==> flow/design.v <==
module ArithmeticUnit
(
   input Clock,
	input Reset,
	input LoadAH, LoadAL, LoadA, LoadB, LoadR,
	input AddSub, 
	input [7:0] A, B,
	output reg [15:0] Rout,
	output OVR, NEG, ZERO
);
   wire zero, zero1, ovr, ovr1, Done1;
   wire [7:0] AoutH, AoutL, Bout, B1, Result;
	wire [15:0] R, R1, R2, R3, Dividend;
	GCLAAddSub #(8) GCLAAddSub_inst
	(
	   .Aout(A),
		.Bout(B),
		.AddSubtract(AddSub),
		.OVR(ovr),
		.R(Result)
	);
	ConCodeLogic #(8) ConCodeLogic_inst
	(
	   .R(Result),
		.NEG(NEG),
		.ZERO(zero)
	);
	NBitRegister #(8) NBitRegister_R
	(
	   .D(Result),
		.CLK(LoadR),
		.CLR(Reset),
		.Q(Rout)
	);
	NBitRegister #(2) NBitRegister_inst
	(
	   .D({zero,ovr}),
		.CLK(LoadR),
		.CLR(Reset),
		.Q({ZERO,OVR})
	);
endmodule 
module ConCodeLogic #(parameter N = 4)
(
    input [N-1:0] R,
	 output NEG, OVR, ZERO
);
	 assign ZERO = 8'b0 == R;
	 assign NEG = R[7];
endmodule 
module GCLA #(parameter N = 4)
(
   input [N-1:0] A, B,
	input Cin,
	output OVR,
	output logic Pout, Gout,
	output logic [N-1:0] S
);
   logic [N:0] C;
	logic [N-1:0] P, G;
   assign P[0] = A[0] ^ B[0];
	assign P[1] = A[1] ^ B[1];
	assign P[2] = A[2] ^ B[2];
	assign P[3] = A[3] ^ B[3];
	assign G[0] = A[0] & B[0];
   assign G[1] = A[1] & B[1];
   assign G[2] = A[2] & B[2];
   assign G[3] = A[3] & B[3];
	assign C[0] = Cin;
	assign C[1] = G[0] | (P[0] & C[0]);
	assign C[2] = G[1] | (P[1] & C[1]);
	assign C[3] = G[2] | (P[2] & C[2]);
   assign C[4] = G[3] | (P[3] & C[3]);
   assign S[0] = (A[0] ^ B[0]) ^ C[0];
   assign S[1] = (A[1] ^ B[1]) ^ C[1];
   assign S[2] = (A[2] ^ B[2]) ^ C[2];
   assign S[3] = (A[3] ^ B[3]) ^ C[3];
	assign Pout = P[3] & P[2] & P[1] & P[0];
	assign Gout = G[3] | (G[2] & P[3]) | (G[1] & P[3] & P[2]) | (G[0] & P[3] & P[2] & P[1]);
	assign OVR = C[4] ^ C[3];
endmodule	
module GCLAAddSub #(parameter N = 8)
(
   input [N-1:0] Aout, Bout,
	input AddSubtract,
	output Cout,
	output OVR,
	output logic [N-1:0] R
);
	logic [N-1:0] S, P, G, C, B2, A2, R1;
	logic Pout1, Pout2, Gout1, Gout2;
	logic C4;
	assign B2 = AddSubtract? ~Bout:Bout;
   GCLA #(4) GCLA_inst1
	(
	   .A(Aout[3:0]),
	   .B(B2[3:0]),
	   .Cin(AddSubtract),
	   .S(S[3:0]),
		.Pout(Pout1),
		.Gout(Gout1)
	 );
	 GCLACircuit #(4) GCLACircuit_inst1
	 (
		.Pin1(Pout1),
		.Gin1(Gout1),
		.Cin(AddSubtract),
		.C4(C4)
	 );
	 GCLA #(4) GCLA_inst2
	 (
	   .A(Aout[7:4]),
		.B(B2[7:4]),
		.Cin(C4),
		.S(S[7:4]),
		.Pout(Pout2),
		.Gout(Gout2),
		.OVR(OVR)
	 );
	 GCLACircuit #(4) GCLACircuit_inst2
	 (
		.Pin1(Pout1),
		.Gin1(Gout1),
		.Pin2(Pout2),
		.Gin2(Gout2),
		.Cin(AddSubtract),
		.Cout(Cout)
	 );
	 assign R1 = S;
	 assign R = AddSubtract? ~R1+1:R1;
endmodule 	 
module GCLACircuit #(parameter N = 4)
(
   input  Pin1, Gin1, Pin2, Gin2,
	input Cin,
	output C4,
	output Cout
);
   logic P_sum, G_sum;
	assign C4 = Gin1 | (Pin1 & Cin);
	assign Cout = Gin2 | (Gin1 & Pin2) | (Pin2 & Pin1 & Cin);
endmodule 
module NBitRegister #(parameter N = 4)
(
    input [N-1:0] D,
	 input CLK, CLR,
	 output logic [N-1:0] Q
);
    always_ff @ (posedge CLK, negedge CLR)
	        begin 
			        if (CLR == 1'b0) Q <= 0;
					      else if (CLK == 1'b1) Q <= D;
			  end 
endmodule 
# Reports on ArithmeticUnit
# What the tools print for ArithmeticUnit, step after step.
# Line numbers count from 1 in the design file above.
# Library cell names are shortened.
# A cell with - has no value.
# inputs
top_module	ArithmeticUnit
clk_port	LoadR
cell_library	sky130hd
pvt_corner	tt_025C_1v80

# Elaborated design
# Source: Yosys, flattened and elaborated, memories not mapped. Widths are those after wreduce; folded enables and synchronous resets count as part of the registers. Registers that Yosys merges into a memory's read port (data or address) are not register bits. Print and check cells do not count. Equal cells are merged and count once.
# bits
reg_bits	10
wordCells	61
inputBits	24
output_inout_bits	19
# classes
muxes	2
n_reduce_logical	1
logic	55
add_sub_neg	1
# ops
op	n
1-bit bitwise AND	25
1-bit bitwise XOR	17
8-bit inverter	2
8-bit 2-to-1 mux	2
1-bit bitwise OR	11
8-bit by 1-bit adder with 8-bit output with constant B	1
8-bit zero test	1

# Longest topological paths
# Depth = most cells in a row (Yosys ltp): at word level without a register or memory, in the mapped netlist without a sequential cell, where the memories' decode and read muxes count.
# logic_depth
ltp_word	19
ABC_AREA	0
mapped_depth	17
ltp_nobuf	15

# Netlist
# Source: synth_stat.txt of the flow (Yosys; design flattened, memories mapped). It holds for the ABC_AREA given above (unset counts as 0); a run with the other value may have another netlist.
# The area totals of this step are shown rounded.
# by_type
type	n	type_area_um2
dfrtp_1	10	250.24
fa_1	6	120.115
xnor2_1	9	78.826
xor2_1	8	70.067
ha_1	5	62.56
buf_4	8	60.058
inv_1	8	30.029
nand2b_1	3	18.768
o21ai_0	3	15.014
o31ai_1	2	15.014
mux2_2	1	11.261
nand2_1	3	11.261
a21oi_1	2	10.01
nor3_1	2	10.01
nor4bb_1	1	10.01
or3b_1	1	8.758
nor2b_1	1	6.256
or2_1	1	6.256
# Other cell types: 4; their cells: 4.
# mapped
seqArea_um2	250
ff_cells	10
stdcells	78
mapped_area_um2	812
n_buf	10
# The figures by module come from a second, unflattened synthesis with its own total; it is not the netlist above.
# hier_totals
cells_unflattened	96
area_unflattened_um2	991
# Each row is one instance without its submodules.
# modules
mod	n_cells	seq_area_um2	area_um2	instances
GCLA #(N=4)	19	0.0	185	2
GCLAAddSub #(N=8)	29	0.0	239	1
NBitRegister #(N=8)	8	200	200	1
ArithmeticUnit	9	0.0	63.8	1
NBitRegister #(N=2)	2	50.0	50.0	1
ConCodeLogic #(N=8)	6	0.0	37.5	1
GCLACircuit #(N=4)	2	0.0	15.0	2

# Path before layout
# OpenSTA on the mapped netlist: ideal clock, no wires. The path of least setup slack (recovery checks aside). Input and output delay are each 20% of the period. Register names are those of the netlist, which keeps one name where synthesis merged equal registers.
# synth_path
path_kind	input-to-output
start	in AddSub
end	out NEG
in_delay_ns	1.192
t_first_pin_ns	1.192
path_stages	15
setup_slack_ns	0.440
required_ns	4.768
path_delay_ns	3.136
output_delay_ns	1.192
clock_period_ns	5.96
arrival_ns	4.328
n_path_buf	2
synth_period_reached_ns	5.52
# "path_delay_ns" is the arrival time less input delay plus setup time.
# At an output port there is no setup time.
# "path_stages" counts driving pins, that of a launching flip-flop among them; a cell with two outputs on the path counts twice.
# "synth_period_reached_ns" = period - worst setup slack (recovery checks aside). The figure is calculated, with input and output delays left at 20% of the set period.
# The rows between start and end are the longest chain of elaborated cells between them; the timing report does not say that the signal goes this way. Where chains are equally long, one stands for them.
# A line is the first line of the expression or statement that the cell stems from. Yosys adds cells for indexed reads and writes and turns some case tables into memories.
# synth_via
cell_sequence	clkbuf_1 > buf_2 > xor2_1 > ha_1 > a21oi_1 > nor2b_1 > o21ai_0 > nand2b_1 > a21oi_1 > fa_1 > fa_1 > inv_1 > fa_1 > o31ai_1 > xor2_1
elab_chain_cells	17
cone_cells	53
cone_classes	add/sub (1); mux (2); logic (50)
# synth_lines
item	line_no	text
start: declaration	6	input AddSub,
8-bit 2-to-1 mux	93	assign B2 = AddSubtract? ~Bout:Bout;
1-bit bitwise AND	67	assign G[2] = A[2] & B[2];
1-bit bitwise AND	79	assign Gout = G[3] | (G[2] & P[3]) | (G[1] & P[3] & P[2]) | (G[0] & P[3] & P[2] & P[1]);
1-bit bitwise OR x3	79
1-bit bitwise OR	140	assign C4 = Gin1 | (Pin1 & Cin);
1-bit bitwise AND	70	assign C[1] = G[0] | (P[0] & C[0]);
1-bit bitwise OR	70
1-bit bitwise AND	71	assign C[2] = G[1] | (P[1] & C[1]);
1-bit bitwise OR	71
1-bit bitwise AND	72	assign C[3] = G[2] | (P[2] & C[2]);
1-bit bitwise OR	72
1-bit bitwise XOR	77	assign S[3] = (A[3] ^ B[3]) ^ C[3];
8-bit inverter	130	assign R = AddSubtract? ~R1+1:R1;
8-bit by 1-bit adder with 8-bit output	130
8-bit 2-to-1 mux	130
end: declaration	9	output OVR, NEG, ZERO

# Timing after layout
# Path of least setup slack in the final report of flow run 1 (OpenROAD, finished layout, wires in). Where an end is a register, its clock arrival counts in the times.
# layout_path
path_kind	input-to-output
start	in B[3]
end	out NEG
required_ns	2.79
arrival_ns	3.58
path_stages	12
setup_slack_ns	-0.79
t_first_pin_ns	0.70
output_delay_ns	0.70
n_path_buf	2
clock_period_ns	3.49
in_delay_ns	0.70
# The rows between start and end are the longest chain of elaborated cells between them; the timing report does not say that the signal goes this way. Where chains are equally long, one stands for them.
# layout_via
cell_sequence	clkdlybuf4s50_1 > xor2_1 > ha_1 > a21oi_2 > fa_2 > fa_2 > inv_2 > fa_2 > inv_2 > fa_2 > xor2_2 > buf_2
elab_chain_cells	18
cone_cells	32
cone_classes	add/sub (1); mux (2); logic (29)
# layout_lines
item	line_no	text
start: declaration	7	input [7:0] A, B,
8-bit inverter	93	assign B2 = AddSubtract? ~Bout:Bout;
8-bit 2-to-1 mux	93
1-bit bitwise XOR	64	assign P[3] = A[3] ^ B[3];
1-bit bitwise AND	79	assign Gout = G[3] | (G[2] & P[3]) | (G[1] & P[3] & P[2]) | (G[0] & P[3] & P[2] & P[1]);
1-bit bitwise OR x3	79
1-bit bitwise OR	140	assign C4 = Gin1 | (Pin1 & Cin);
1-bit bitwise AND	70	assign C[1] = G[0] | (P[0] & C[0]);
(+2 left out)	-
1-bit bitwise OR	71	assign C[2] = G[1] | (P[1] & C[1]);
1-bit bitwise AND	72	assign C[3] = G[2] | (P[2] & C[2]);
1-bit bitwise OR	72
1-bit bitwise XOR	77	assign S[3] = (A[3] ^ B[3]) ^ C[3];
8-bit inverter	130	assign R = AddSubtract? ~R1+1:R1;
8-bit by 1-bit adder with 8-bit output	130
8-bit 2-to-1 mux	130
end: declaration	9	output OVR, NEG, ZERO

Module ArithmeticUnit, platform sky130hd: 2 stored runs of the flow (Yosys, OpenROAD) with differing settings, in no particular order. Input and output delays are each 20% of the period that was set; the output load is 0.01 pF.
"achieved_clock_period_ns" means the clock period less the worst setup slack. The figure is calculated, with input and output delays left at 20% of the set period.
"worst_path_time_ns": the worst setup path's part of the clock period (all of it between registers, 20% less for each end at a port) less its slack. A launch clock that arrives late makes it longer, a capture clock that arrives late makes it shorter.
"design_power_uw" rests on the timing tool's default activity at the inputs, not on a simulated workload.
Measured values are rounded.

Flow run 1, flow files:
==> flow/run.sh <==
#!/bin/bash
# the make line also repeats the synthesis and layout settings of config.mk as NAME=value (left out here)
make -C /OpenROAD-flow-scripts/flow DESIGN_CONFIG=/design/flow/config.mk WORK_HOME=/design/flow/orfs CLKGATE_MAP_FILE= finish
==> flow/config.mk <==
export PLATFORM = sky130hd
export DESIGN_NAME = ArithmeticUnit
export DESIGN_NICKNAME = ArithmeticUnit
export VERILOG_FILES = /design/flow/design.v
export SDC_FILE = /design/flow/constraint.sdc
export NUM_CORES = 4
export LEC_CHECK = 0
export CAP_MARGIN = 20
export CELL_PAD_IN_SITES_DETAIL_PLACEMENT = 2
export CORE_MARGIN = 2
export CORE_UTILIZATION = 25
export MIN_ROUTING_LAYER = met1
export SETUP_SLACK_MARGIN = 0.51
export SLEW_MARGIN = 20
==> flow/constraint.sdc <==
create_clock -name core_clock -period 3.49 [get_ports {LoadR}]
set_input_delay 0.6980 -clock core_clock [delete_from_list [all_inputs] [get_ports {LoadR}]]
set_output_delay 0.6980 -clock core_clock [all_outputs]
set_load 0.01 [all_outputs]

==> results of flow run 1, as CSV <==
result,value
synthesis_area_um2,812
design_die_area_um2,3720
finish.stdcell_area_um2,1550
finalUtil_pct,50.4
setup_ws_ns,-0.791
final_setup_tns_ns,-0.977
design_power_uw,721
achieved_clock_period_ns,4.281
worst_path_time_ns,2.88
worstPathKind,"input-to-output"

Flow run 2, flow files:
==> flow/run.sh <==
#!/bin/bash
# the make line also repeats the synthesis and layout settings of config.mk as NAME=value (left out here)
make -C /OpenROAD-flow-scripts/flow DESIGN_CONFIG=/design/flow/config.mk WORK_HOME=/design/flow/orfs CLKGATE_MAP_FILE= finish
==> flow/config.mk <==
export PLATFORM = sky130hd
export DESIGN_NAME = ArithmeticUnit
export DESIGN_NICKNAME = ArithmeticUnit
export VERILOG_FILES = /design/flow/design.v
export SDC_FILE = /design/flow/constraint.sdc
export NUM_CORES = 4
export LEC_CHECK = 0
export CAP_MARGIN = 20
export CORE_MARGIN = 4
export CORE_UTILIZATION = 16
export CTS_CLUSTER_DIAMETER = 53
export GPL_ROUTABILITY_DRIVEN = 1
export GPL_TIMING_DRIVEN = 0
export HOLD_SLACK_MARGIN = 0.17
export MAX_ROUTING_LAYER = met4
export MIN_ROUTING_LAYER = met1
export PLACE_DENSITY_LB_ADDON = 0.25
export SETUP_SLACK_MARGIN = 1.15
export SLEW_MARGIN = 20
export TNS_END_PERCENT = 60
==> flow/constraint.sdc <==
create_clock -name core_clock -period 7.83 [get_ports {LoadR}]
set_input_delay 1.5660 -clock core_clock [delete_from_list [all_inputs] [get_ports {LoadR}]]
set_output_delay 1.5660 -clock core_clock [all_outputs]
set_load 0.01 [all_outputs]

==> results of flow run 2, as CSV <==
result,value
synthesis_area_um2,812
design_die_area_um2,6280
finish.stdcell_area_um2,1280
finalUtil_pct,26.5
setup_ws_ns,1.40
final_setup_tns_ns,0.000
design_power_uw,254
achieved_clock_period_ns,6.432
worst_path_time_ns,3.30
worstPathKind,"input-to-output"
