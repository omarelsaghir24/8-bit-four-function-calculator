==> flow/design.v <==
module MultControl
(
   input Clock, Reset, Q0, C0,
	output Start, Add, Shift, Halt
);
   reg [4:0] state;
	parameter StartS = 5'b00001, TestS = 5'b00010, AddS = 5'b00100, ShiftS = 5'b01000, HaltS = 5'b10000;
	reg [1:0] Counter;
	always @ (posedge Clock, negedge Reset)
	   if (Reset == 0) 
		       state <= StartS;
		   else 
			   case (state)
				   StartS: state <= TestS; 
					TestS: if (Q0) state <= AddS;
					          else state <= ShiftS;
					AddS: state <= ShiftS;
					ShiftS: if (C0) state <= HaltS;
					           else state <= TestS;
					HaltS: state <= HaltS;
			   endcase 
	assign Start = state[0];
	assign Add = state[2];
	assign Shift = state[3];
	assign Halt = state[4];
endmodule 
module SignedMultiplier
(
    input Clock, Reset,
	 input [7:0] Multiplicand,
	 input [7:0] Multiplier,
	 output [15:0] Product,
	 output reg Done,
	 output Halt
);
     reg [7:0] RegQ;
	  reg [16:0] RegA, RegM;
	  reg [2:0] Count;
	  wire C0, Start, Add, Shift;
	  int i;
	  assign Product = {RegA[7:0],RegQ};
	  always @ (posedge Clock)
	      if (Start == 1) Count <= 3'b000;
			else if (Shift == 1) Count <= Count + 1;
	  assign C0 = Count[2] & Count[1] & Count[0];
	  always @ (posedge Clock)
	        if (Start == 1)  
			  begin 
			        for (i = 7; i <= 15; i = i + 1) RegM[i] <= Multiplicand[7];
					  for (i = 0; i <= 6; i = i + 1)  RegM[i] <= Multiplicand[i];
			  end 
	  always @ (posedge Clock)
	      if (Start == 1) RegQ <= Multiplier;
			else if (Shift == 1) RegQ <= {RegA[0],RegQ[7:1]};
	  always @ (posedge Clock)
	      if (Start == 1)  RegA <= 16'b000000000;
			else if (Add == 1 && Count == 7) RegA <= RegA - RegM;
			          else if (Add == 1 && Count != 7) RegA <= RegA + RegM; 
			else if (Shift == 1) RegA <= RegA >>> 1; 
		always @ (posedge Clock, negedge Reset)
		     if(Reset == 0) Done = 1'b0; else if (Halt == 1) Done = 1'b1;
			       else Done = 1'b0;
	  MultControl Ctrl (Clock,Reset,RegQ[0],C0,Start,Add,Shift,Halt);
endmodule 
From RTL to reports: SignedMultiplier
The steps from the RTL of SignedMultiplier to its reports follow in flow order. Lines are those of the file above, counted from 1. Operators carry their Yosys type and port widths (W data, S select, Z words). Library cell names are shortened. The mark n/a stands for no value.

Top: SignedMultiplier. Clock port: Clock. Library: sky130hd. Library corner: tt_025C_1v80.

Elaborated design
Source: Yosys, flattened and elaborated, memories not mapped. Widths are those after wreduce. Registers that Yosys merges into a memory's read port (data or address) are not register bits. Print and check cells do not count. Equal cells are merged and count once.

The figure for bits in registers is 42. Output and inout bits: 18.

The figure for muxes and demuxes is 9. Under add/subtract/negate cells stands 3. For bitwise logic cells the number is 2. Reductions and logical operators: 5. Under equal/unequal tests stands 7.

Operator list (count): $mux W17 (3); $pmux W5 S5 (1); $add A17 B17 Y17 (1); $sub A17 B17 Y17 (1); $mux W8 (2); $eq A5 B1 Y1 const B (1); $eq A5 B2 Y1 const B (1); $eq A5 B3 Y1 const B (1); $eq A5 B4 Y1 const B (1); $eq A5 B5 Y1 const B (1); $reduce_bool A5 Y1 (1); $mux W5 (1); $mux W4 (1); $add A3 B1 Y3 const B (1); $eq A3 B3 Y1 const B (1); $ne A3 B3 Y1 const B (1); $reduce_bool A3 Y1 (1); $and A1 B1 Y1 (2); $logic_and A1 B1 Y1 (2); $reduce_bool A2 Y1 (1); $mux W1 (1).

Depth
Longest topological path by Yosys (ltp), each cell counted once; first at word level (registers and memories cut), then after technology mapping (sequential cells cut; the memories' decode and read muxes count).

Under depth after elaboration stands 4. Under ABC_AREA stands 0. The entry for gate-level depth with buffers reads 9. Depth with buffers taken out: 9.

Netlist
The flow's flattened synthesis, as Yosys stat reports it; memories are mapped. The netlist is that of the ABC_AREA named above (0 if unset); the other value can give another one. Totals and module areas in this step are rounded.

Under area of sequential cells stands 0.001 mm². Buffer cells: 34. Under cell count stands 419. For mapped flip-flops the number is 42. The figure for cell area after synthesis is 0.0036 mm².

Cell types: edfxtp_1 (count 16, total area 480.461 µm²); ha_1 (count 34, total area 425.408 µm²); dfxtp_1 (count 20, total area 400.384 µm²); a211oi_1 (count 24, total area 180.173 µm²); a21oi_1 (count 29, total area 145.139 µm²); nor2_1 (count 37, total area 138.883 µm²); dfrtp_1 (count 5, total area 125.12 µm²); o21ai_0 (count 25, total area 125.12 µm²); mux2_2 (count 11, total area 123.869 µm²); inv_1 (count 27, total area 101.347 µm²); clkbuf_1 (count 22, total area 82.579 µm²); xnor2_1 (count 9, total area 78.826 µm²); nor2b_1 (count 12, total area 75.072 µm²); mux2i_1 (count 7, total area 70.067 µm²); nor3_1 (count 14, total area 70.067 µm²); buf_4 (count 9, total area 67.565 µm²); a21o_1 (count 8, total area 60.058 µm²); nand2_1 (count 12, total area 45.043 µm²).

Not listed: further types 48, cells in them 98. By module: a second synthesis without flattening, with its own total; a netlist apart from the flattened one above.

Cells (unflattened synthesis): 392. Area (unflattened synthesis): 0.0034 mm².

Rows give one instance, submodules left out.

Modules: SignedMultiplier (seq. area 0.00091 mm², area 0.0032 mm², times used 1, cells 367); MultControl (seq. area 0.00013 mm², area 0.00023 mm², times used 1, cells 25).

Path before layout
Path of least setup slack by OpenSTA after synthesis, without wires, with an ideal clock, recovery checks aside; 20% of the period is set as input and as output delay. Where synthesis merged equal registers, the netlist keeps one of their names.

Path kind: register -> register. Start: register RegM[7]. End: register RegA[15]. The entry for required time reads 3.330 ns. For library setup time the number is 0.120 ns. The entry for path delay reads 2.613 ns. Under period stands 3.45 ns. Under driving pins on the path stands 10. For setup slack the number is 0.837 ns. The figure for arrival time is 2.493 ns. The figure for synthesis period reached is 2.613 ns.

"path delay" is the arrival time less input delay plus setup time. "driving pins on the path" counts driving pins, that of a launching flip-flop among them; a cell with two outputs on the path counts twice. "synthesis period reached" is the clock period less the worst setup slack; recovery checks do not enter. This is arithmetic on one report: input and output delays are still those of the set period (20% each). Between the ends stands the longest chain of elaborated cells between them, by number of cells; it is not shown to be the way that was timed. Of several equally long chains one is given. A line is the first line of the expression or statement that the cell stems from. Yosys adds cells for indexed reads and writes and turns some case tables into memories. A register here has more assigning lines than the two given.

Cells stage by stage: edfxtp_1 > inv_1 > ha_1 > clkbuf_1 > a21oi_1 > o21a_1 > o221a_2 > o21ai_0 > mux2_2 > a211o_1. The entry for cells in the longest elaborated chain reads 3. The figure for elaborated cells between the ends (all ways) is 4. The figure for RTL lines with such cells is 2. Those cells by class: add/sub (2); mux (2).

Ends and longest elaborated chain, post-synthesis: start, declared (RTL line 37) `reg [16:0] RegA, RegM;`; start, assigned (RTL line 49) `for (i = 7; i <= 15; i = i + 1) RegM[i] <= Multiplicand[7];`; $add A17 B17 Y17 (RTL line 58) `else if (Add == 1 && Count != 7) RegA <= RegA + RegM;`; $mux W17 (RTL line 58); $mux W17 (RTL line 57) `else if (Add == 1 && Count == 7) RegA <= RegA - RegM;`; end, assigned (RTL line 57); end, assigned (RTL line 58); end, declared (RTL line 37).

Timing after layout
From the final timing report of run 1: the path of least setup slack in the routed layout; clock arrival at registers is part of the times.

Path kind: register -> register. Start: register RegM[1]. End: register RegA[13]. The figure for arrival time is 2.96 ns. For library setup time the number is 0.08 ns. For setup slack the number is 0.22 ns. The entry for required time reads 3.18 ns. Under period stands 2.95 ns. Under driving pins on the path stands 9.

Between the ends stands the longest chain of elaborated cells between them, by number of cells; it is not shown to be the way that was timed. Of several equally long chains one is given. A register here has more assigning lines than the two given.

Cells stage by stage: edfxtp_1 > inv_1 > ha_1 > nor3b_2 > o311a_1 > or3_4 > a221o_1 > or3_1 > a311oi_2. The entry for cells in the longest elaborated chain reads 3. The figure for elaborated cells between the ends (all ways) is 4. The figure for RTL lines with such cells is 2. Those cells by class: add/sub (2); mux (2).

Ends and longest elaborated chain, post-layout: start, declared (RTL line 37) `reg [16:0] RegA, RegM;`; start, assigned (RTL line 50) `for (i = 0; i <= 6; i = i + 1) RegM[i] <= Multiplicand[i];`; $add A17 B17 Y17 (RTL line 58) `else if (Add == 1 && Count != 7) RegA <= RegA + RegM;`; $mux W17 (RTL line 58); $mux W17 (RTL line 57) `else if (Add == 1 && Count == 7) RegA <= RegA - RegM;`; end, assigned (RTL line 57); end, assigned (RTL line 58); end, declared (RTL line 37).

--- measured runs ---
Measured data: module SignedMultiplier, platform sky130hd, 2 stored runs of the flow under differing settings, order arbitrary. Input and output delays are each 20% of the period that was set; the output load is 0.01 pF. By "period reached" is meant the clock period of the run minus its worst setup slack. This is arithmetic on one report: input and output delays are still those of the set period (20% each). "time used up by the worst setup path" means the part of the period allowed to the worst setup path (the constraints hold back 20% at inputs and 20% at outputs) less its slack; where the path has registers, the arrival times of their clocks count too. "power" rests on the timing tool's default activity at the inputs, not on a simulated workload. The measured numbers are rounded.

Run 1 has these settings: period_ns 2.95; CAP_MARGIN 20; CORE_MARGIN 2; CORE_UTILIZATION 40; SLEW_MARGIN 20. The Yosys chip area after synthesis reads 0.0036 mm². The area of the die reads 0.0097 mm². The measured area of the standard cells in the finished layout is 0.0041 mm². The utilization in the final report is 47%. The setup slack of the worst path reads 0.22 ns. The setup total negative slack comes to 0.000 ns. The measured power is 1100 uW. For the period reached the run shows 2.726 ns. The time used up by the worst setup path reads 2.73 ns. Kind of the worst setup path: register -> register.

Run 2 has these settings: period_ns 4.4; CORE_UTILIZATION 21; PLACE_DENSITY_LB_ADDON 0.24; ABC_AREA 1; MAX_ROUTING_LAYER met4; CAP_MARGIN 20; CORE_MARGIN 2; SLEW_MARGIN 20. The Yosys chip area after synthesis reads 0.0039 mm². The area of the die reads 0.02 mm². The measured area of the standard cells in the finished layout is 0.0045 mm². The utilization in the final report is 25%. The setup slack of the worst path reads 2.0 ns. The setup total negative slack comes to 0.000 ns. The measured power is 870 uW. For the period reached the run shows 2.444 ns. The time used up by the worst setup path reads 2.44 ns. Kind of the worst setup path: register -> register.
--- end ---
