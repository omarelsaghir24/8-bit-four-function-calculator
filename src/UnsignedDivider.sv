==> flow/design.v <==
module UnsignedDivider
(
   input [15:0] Dividend,
	input [7:0] Divisor,
	output [7:0] Quotient,
	output [7:0] Remainder,
	input Clock,
	input Start,
	output Done
);
   wire [8:0] alu_out;
	wire alu_cy;
	wire [8:0] mux_out;
	wire [8:0] mux_in;
	wire [8:0] R_out;
	wire [7:0] Q_out;
	wire [7:0] D_out;
	wire Rload;
	wire Qload;
	wire Dload;
	wire Rshift;
	wire Qshift;
	wire AddSub;
	wire Qbit;
	assign Remainder = R_out[7:0];
	assign mux_in = {1'b0, Dividend[15:8]};
	assign Quotient = Q_out;
	mux    #(9) Mux1 (alu_out,mux_in,mux_out,Qload);
	shiftreg #(9) Rreg (mux_out,R_out,Clock,Rload,Rshift,Q_out[7]);
	shiftreg #(8) Qreg (Dividend[7:0],Q_out,Clock,Qload,Qshift,Qbit);
	shiftreg #(8) Dreg (Divisor,D_out,Clock,Dload,1'b0,1'b0);
	alu     #(8) AdSb (R_out,D_out,alu_out,AddSub);
	dcontrol DivCtrl (Clock,Start,alu_out[8],AddSub,Dload,Rload,Qload,Rshift,Qshift,Done,Qbit);
endmodule 
module alu #(parameter N = 8)
(
   input [N:0] A,
	input [N-1:0] B,
	output [N:0] Result,
	input Sel
);
   assign Result = (Sel == 0) ? (A + B) : (A - B);
endmodule 
module dcontrol
(
   input Clock,
	input Start,
	input Rsign,
	output AddSub,
	output Dload,
	output Rload,
	output Qload,
	output Rshift,
	output Qshift,
	output Done,
	output Qbit
);
   parameter Inits = 4'h0;
	parameter Adds = 4'h1;
	parameter Subs1 = 4'h2;
	parameter Subs = 4'h3;
	parameter Shifts1 = 4'h4;
	parameter Shifts2 = 4'h5;
	parameter Shifts3 = 4'h6;
	parameter Shifts4 = 4'h7;
	parameter Restore = 4'h8;
	parameter Ends = 4'h9;
	reg [3:0] State;
	reg [2:0] Count;
   assign Rload = ((State == Inits) || (State == Subs1) || (State == Subs) || (State == Adds) || (State == Restore)) ? 1'b1 : 1'b0;
	assign Dload = (State == Inits) ? 1'b1 : 1'b0;
	assign Qload = (State == Inits) ? 1'b1 : 1'b0;
	assign AddSub = ((State == Adds) || (State == Restore)) ? 1'b0 : 1'b1;
	assign Rshift = ((State == Shifts1) || (State == Shifts2)) ? 1'b1 : 1'b0;
	assign Qshift = ((State == Shifts1) || (State == Shifts2) || (State == Shifts3) || (State == Shifts4)) ? 1'b1 : 1'b0;
	assign Qbit = ((State == Shifts1) || (State == Shifts3)) ? 1'b0 : 1'b1;
	assign Done = (State == Ends) ? 1'b1 : 1'b0;
   initial State = Inits;
	always @ (posedge Clock)
	begin 
	     if (State == Inits)
		        Count = 0;
		  else if ((State == Shifts1) || (State == Shifts2))
		     begin 
			       if (Count == 7)
					     Count = 0;
					 else 
					     Count = Count + 1;
			  end 
	 end 
	always @ (posedge Clock) begin 
	      case (State)
			    Ends: if (Start == 1'b1) State = Inits; else State = Ends;
				 Inits: State = Subs1;
				 Subs1: if (Rsign == 1'b1) State = Shifts1; else State = Shifts2;
				 Subs: if (Count == 0) begin if (Rsign == 1'b0) State = Shifts4; else State = Restore; end 
				 else if (Rsign == 1'b1) State = Shifts1;
				 else State = Shifts2;
				 Adds: if (Count == 0) begin if (Rsign == 1'b0) State = Shifts4;
				       else State = Restore; end 
						 else if (Rsign == 1'b1) State = Shifts1; else State = Shifts2;
				 Shifts1: State = Adds;
				 Shifts2: State = Subs;
				 Shifts3: State = Ends;
				 Shifts4: State = Ends;
				 Restore: State = Shifts3;
			endcase 
	end 
endmodule 
module mux #(parameter N = 8)
(
   input [N-1:0] A, B,
	output [N-1:0] Y,
	input S
);
   assign Y = (S == 0) ? A : B;
endmodule 
module shiftreg #(parameter N = 8)
(
   input [N-1:0] D,
	output reg [N-1:0] Q,
	input CLK,
	input LD,
	input SH,
	input SerIn
);
	always @ (posedge CLK)
	   begin 
		    if (LD == 1'b1)
			     Q = D;
				       else if (SH == 1'b1)
						     Q = {Q[N-2:0], SerIn};
			 else 
			     Q = Q;
	   end 
endmodule 
# Reports on UnsignedDivider
# The steps from the RTL of UnsignedDivider to its reports follow in flow order.
# Line numbers count from 1 in the design file above.
# Cell names lack the library's common part.
# Not given: --
[inputs]
top = "UnsignedDivider"
clock_port = "Clock"
lib = "sky130hd"
pvt_corner = "tt_025C_1v80"

# Word level
# Counts by Yosys on the flattened word-level netlist (proc, flatten, opt, wreduce; memories kept). Register bits leave out memories and registers merged into their read ports (data or address). Print and check cells are left out. Cells with the same type and inputs are merged into one.
[bits]
regBits = 32
output_inout_bits = 17
[classes]
add_sub_neg = 3
n_eq = 10
mux = 19
reduce_logical = 16
[op_table]
columns = ["operator", "n"]
rows = [
  ["9-bit two-way mux", 4],
  ["4-bit parallel mux with 8-bit select", 1],
  ["8-bit two-way mux", 3],
  ["4-bit by 3-bit equality test with 1-bit output (second input constant)", 4],
  ["4-bit two-way mux", 3],
  ["1-bit logical OR", 9],
  ["9-bit by 8-bit adder with 9-bit output", 1],
  ["9-bit by 8-bit subtractor with 9-bit output", 1],
  ["9-bit nonzero test", 1],
  ["4-bit by 2-bit equality test with 1-bit output (second input constant)", 2],
  ["4-bit equality test (second input constant)", 2],
  ["1-bit two-way mux", 7],
  ["2-bit nonzero test", 2],
  ["2-bit OR reduction", 2],
  ["4-bit by 1-bit equality test with 1-bit output (second input constant)", 1],
  ["4-bit logical NOT", 1],
  ["3-bit by 1-bit adder with 3-bit output (second input constant)", 1],
  ["3-bit equality test (second input constant)", 1],
  ["3-bit logical NOT", 1],
  ["3-bit two-way mux", 1],
]

# Logic depth
# Depth = most cells in a row (Yosys ltp): at word level without a register or memory, in the mapped netlist without a sequential cell, where the memories' decode and read muxes count.
[depth]
word_depth = 7
abc_area = 0
ltp_mapped = 11

# Netlist
# Yosys stat after the flow's synthesis: flattened, memories mapped to cells. It holds for the ABC_AREA given above (unset counts as 0); a run with the other value may have another netlist.
[synth_totals]
mapped_cells = 194
mapped_area_um2 = 2109.5
seq_area_um2 = 930.9
flip_flops = 32
[by_type]
columns = ["cell_type", "n", "area_total_um2"]
rows = [
  ["edfxtp_1", 29, 870.835],
  ["ha_1", 13, 162.656],
  ["mux2_2", 9, 101.347],
  ["nor2_1", 23, 86.333],
  ["buf_4", 11, 82.579],
  ["xor2_1", 8, 70.067],
  ["a21oi_1", 13, 65.062],
  ["dfxtp_1", 3, 60.058],
  ["nand2_1", 11, 41.29],
  ["nor3_1", 8, 40.038],
  ["o21ai_0", 8, 40.038],
  ["inv_1", 9, 33.782],
  ["a31oi_1", 5, 31.28],
  ["a211oi_1", 4, 30.029],
  ["a32o_1", 3, 30.029],
  ["mux2i_1", 3, 30.029],
  ["xnor2_4", 1, 27.526],
  ["xnor3_2", 1, 23.773],
]
# Not listed: further types 23, cells in them 32.
# The figures by module come from a second, unflattened synthesis with its own total; it is not the netlist above.
[unflattened]
cells_unflattened = 190
hier_area_um2 = 2321.0
# Rows give one instance, submodules left out.
[modules]
columns = ["mod", "n_inst", "n_cells", "mod_area_um2", "seq_area_um2"]
rows = [
  ["shiftreg (N=8)", 2, 18, 377.9, 240.2],
  ["alu (N=8)", 1, 75, 530.5, 0.0],
  ["dcontrol", 1, 48, 461.7, 180.2],
  ["shiftreg (N=9)", 1, 20, 422.9, 270.3],
  ["mux (N=9)", 1, 10, 146.4, 0.0],
  ["UnsignedDivider", 1, 1, 3.8, 0.0],
]

# Timing after synthesis
# Path of least setup slack by OpenSTA after synthesis, without wires, with an ideal clock, recovery checks aside; 20% of the period is set as input and as output delay. Where synthesis merged equal registers, the netlist keeps one of their names.
[synth_timing]
path_type = "reg2reg"
from = "reg DivCtrl.State[0]"
to = "reg Rreg.Q[8]"
period_ns = 2.91
setup_time_ns = 0.256
launch_ns = 0.000
t_arrival_ns = 2.811
t_required_ns = 2.654
slack_ns = -0.157
path_delay_ns = 3.067
driving_pins = 11
path_buffers = 1
synth_period_reached_ns = 3.067
# "path_delay_ns" is the arrival time less input delay plus setup time.
# "driving_pins": output pins that drive a net of the path, with the launching flip-flop's if there is one; two outputs of one cell count as two.
# "synth_period_reached_ns" is the clock period less the worst setup slack; recovery checks do not enter. This is arithmetic on one report: input and output delays are still those of the set period (20% each).
# The rows between start and end are the longest chain of elaborated cells between them; the timing report does not say that the signal goes this way. Where chains are equally long, one stands for them.
# A line is the first line of the expression or statement that the cell stems from. Yosys adds cells for indexed reads and writes and turns some case tables into memories.
# A register here has more assigning lines than the two given.
# Ways into the end's enable are left out, as the timed path ends at the data pin.
[synth_via]
path_cell_list = "edfxtp_1 > buf_4 > xnor2_4 > nor3_4 > mux2_2 > fa_1 > a211oi_1 > o211ai_1 > a21oi_1 > xnor3_2 > a22o_1"
elab_chain_len = 7
cone_cells = 20
classes_between = "eq/ne (6); mux (7); reduce/logical (7)"
[synth_lines]
columns = ["element", "line", "source"]
rows = [
  ["start: declaration", 68, "reg [3:0] State;"],
  ["start: assignment", 93, "Ends: if (Start == 1'b1) State = Inits; else State = Ends;"],
  ["start: assignment", 94, "Inits: State = Subs1;"],
  ["4-bit logical NOT", 70, "assign Rload = ((State == Inits) || (State == Subs1) || (State == Subs) || (State == Adds) || (State == Restor ..."],
  ["1-bit logical OR x4", 70, ""],
  ["1-bit two-way mux", 70, ""],
  ["9-bit two-way mux", 129, "if (LD == 1'b1)"],
  ["end: assignment", 130, "Q = D;"],
  ["end: assignment", 132, "Q = {Q[N-2:0], SerIn};"],
  ["end: declaration", 121, "output reg [N-1:0] Q,"],
]

# Path in the finished layout
# From the final timing report of flow run A: the path of least setup slack in the routed layout; clock arrival at registers is part of the times.
[layout_timing]
path_type = "reg2reg"
from = "reg DivCtrl.State[3]"
to = "reg Rreg.Q[8]"
period_ns = 2.44
setup_time_ns = 0.24
launch_ns = 0.29
t_arrival_ns = 2.88
t_required_ns = 2.48
slack_ns = -0.39
driving_pins = 10
path_buffers = 0
# The rows between start and end are the longest chain of elaborated cells between them; the timing report does not say that the signal goes this way. Where chains are equally long, one stands for them.
# A register here has more assigning lines than the two given.
# Ways into the end's enable are left out, as the timed path ends at the data pin.
[layout_via]
path_cell_list = "edfxtp_1 > xnor2_4 > nor3_4 > mux2_4 > fa_2 > a211oi_2 > o211ai_1 > a21oi_1 > xnor3_2 > a22o_1"
elab_chain_len = 7
cone_cells = 20
classes_between = "eq/ne (6); mux (7); reduce/logical (7)"
[layout_lines]
columns = ["element", "line", "source"]
rows = [
  ["start: declaration", 68, "reg [3:0] State;"],
  ["start: assignment", 93, "Ends: if (Start == 1'b1) State = Inits; else State = Ends;"],
  ["start: assignment", 94, "Inits: State = Subs1;"],
  ["4-bit logical NOT", 70, "assign Rload = ((State == Inits) || (State == Subs1) || (State == Subs) || (State == Adds) || (State == Restor ..."],
  ["1-bit logical OR x4", 70, ""],
  ["1-bit two-way mux", 70, ""],
  ["9-bit two-way mux", 129, "if (LD == 1'b1)"],
  ["end: assignment", 130, "Q = D;"],
  ["end: assignment", 132, "Q = {Q[N-2:0], SerIn};"],
  ["end: declaration", 121, "output reg [N-1:0] Q,"],
]

# Below are 2 stored runs of the flow (Yosys, OpenROAD; platform sky130hd) on UnsignedDivider, each with its settings and what was measured, unordered. Constraints: input delay and output delay 20% of the set period each, output load 0.01 pF.

[[run]]
name = "flow run A"
[run.settings]
period_ns = 2.44
CAP_MARGIN = 20
CORE_MARGIN = 2
CORE_UTILIZATION = 40
SLEW_MARGIN = 20
[run.results]
setup_ws_ns = -0.392
die_area_um2 = 5870.6
layout_stdcell_area_um2 = 3006.6
hold_worst_slack_ns = 0.506
post_route_util_frac = 0.589
post_synth_area_um2 = 2109.5

[[run]]
name = "flow run B"
[run.settings]
period_ns = 2.54
CORE_UTILIZATION = 52
SETUP_SLACK_MARGIN = 0.44
PLACE_DENSITY_LB_ADDON = 0.21
HOLD_SLACK_MARGIN = 0.01
CORE_MARGIN = 2
CELL_PAD_IN_SITES_GLOBAL_PLACEMENT = 2
ABC_AREA = 1
CTS_CLUSTER_SIZE = 88
CAP_MARGIN = 20
SLEW_MARGIN = 20
[run.results]
outcome = "did not finish, placement stopped with FLW-0024"
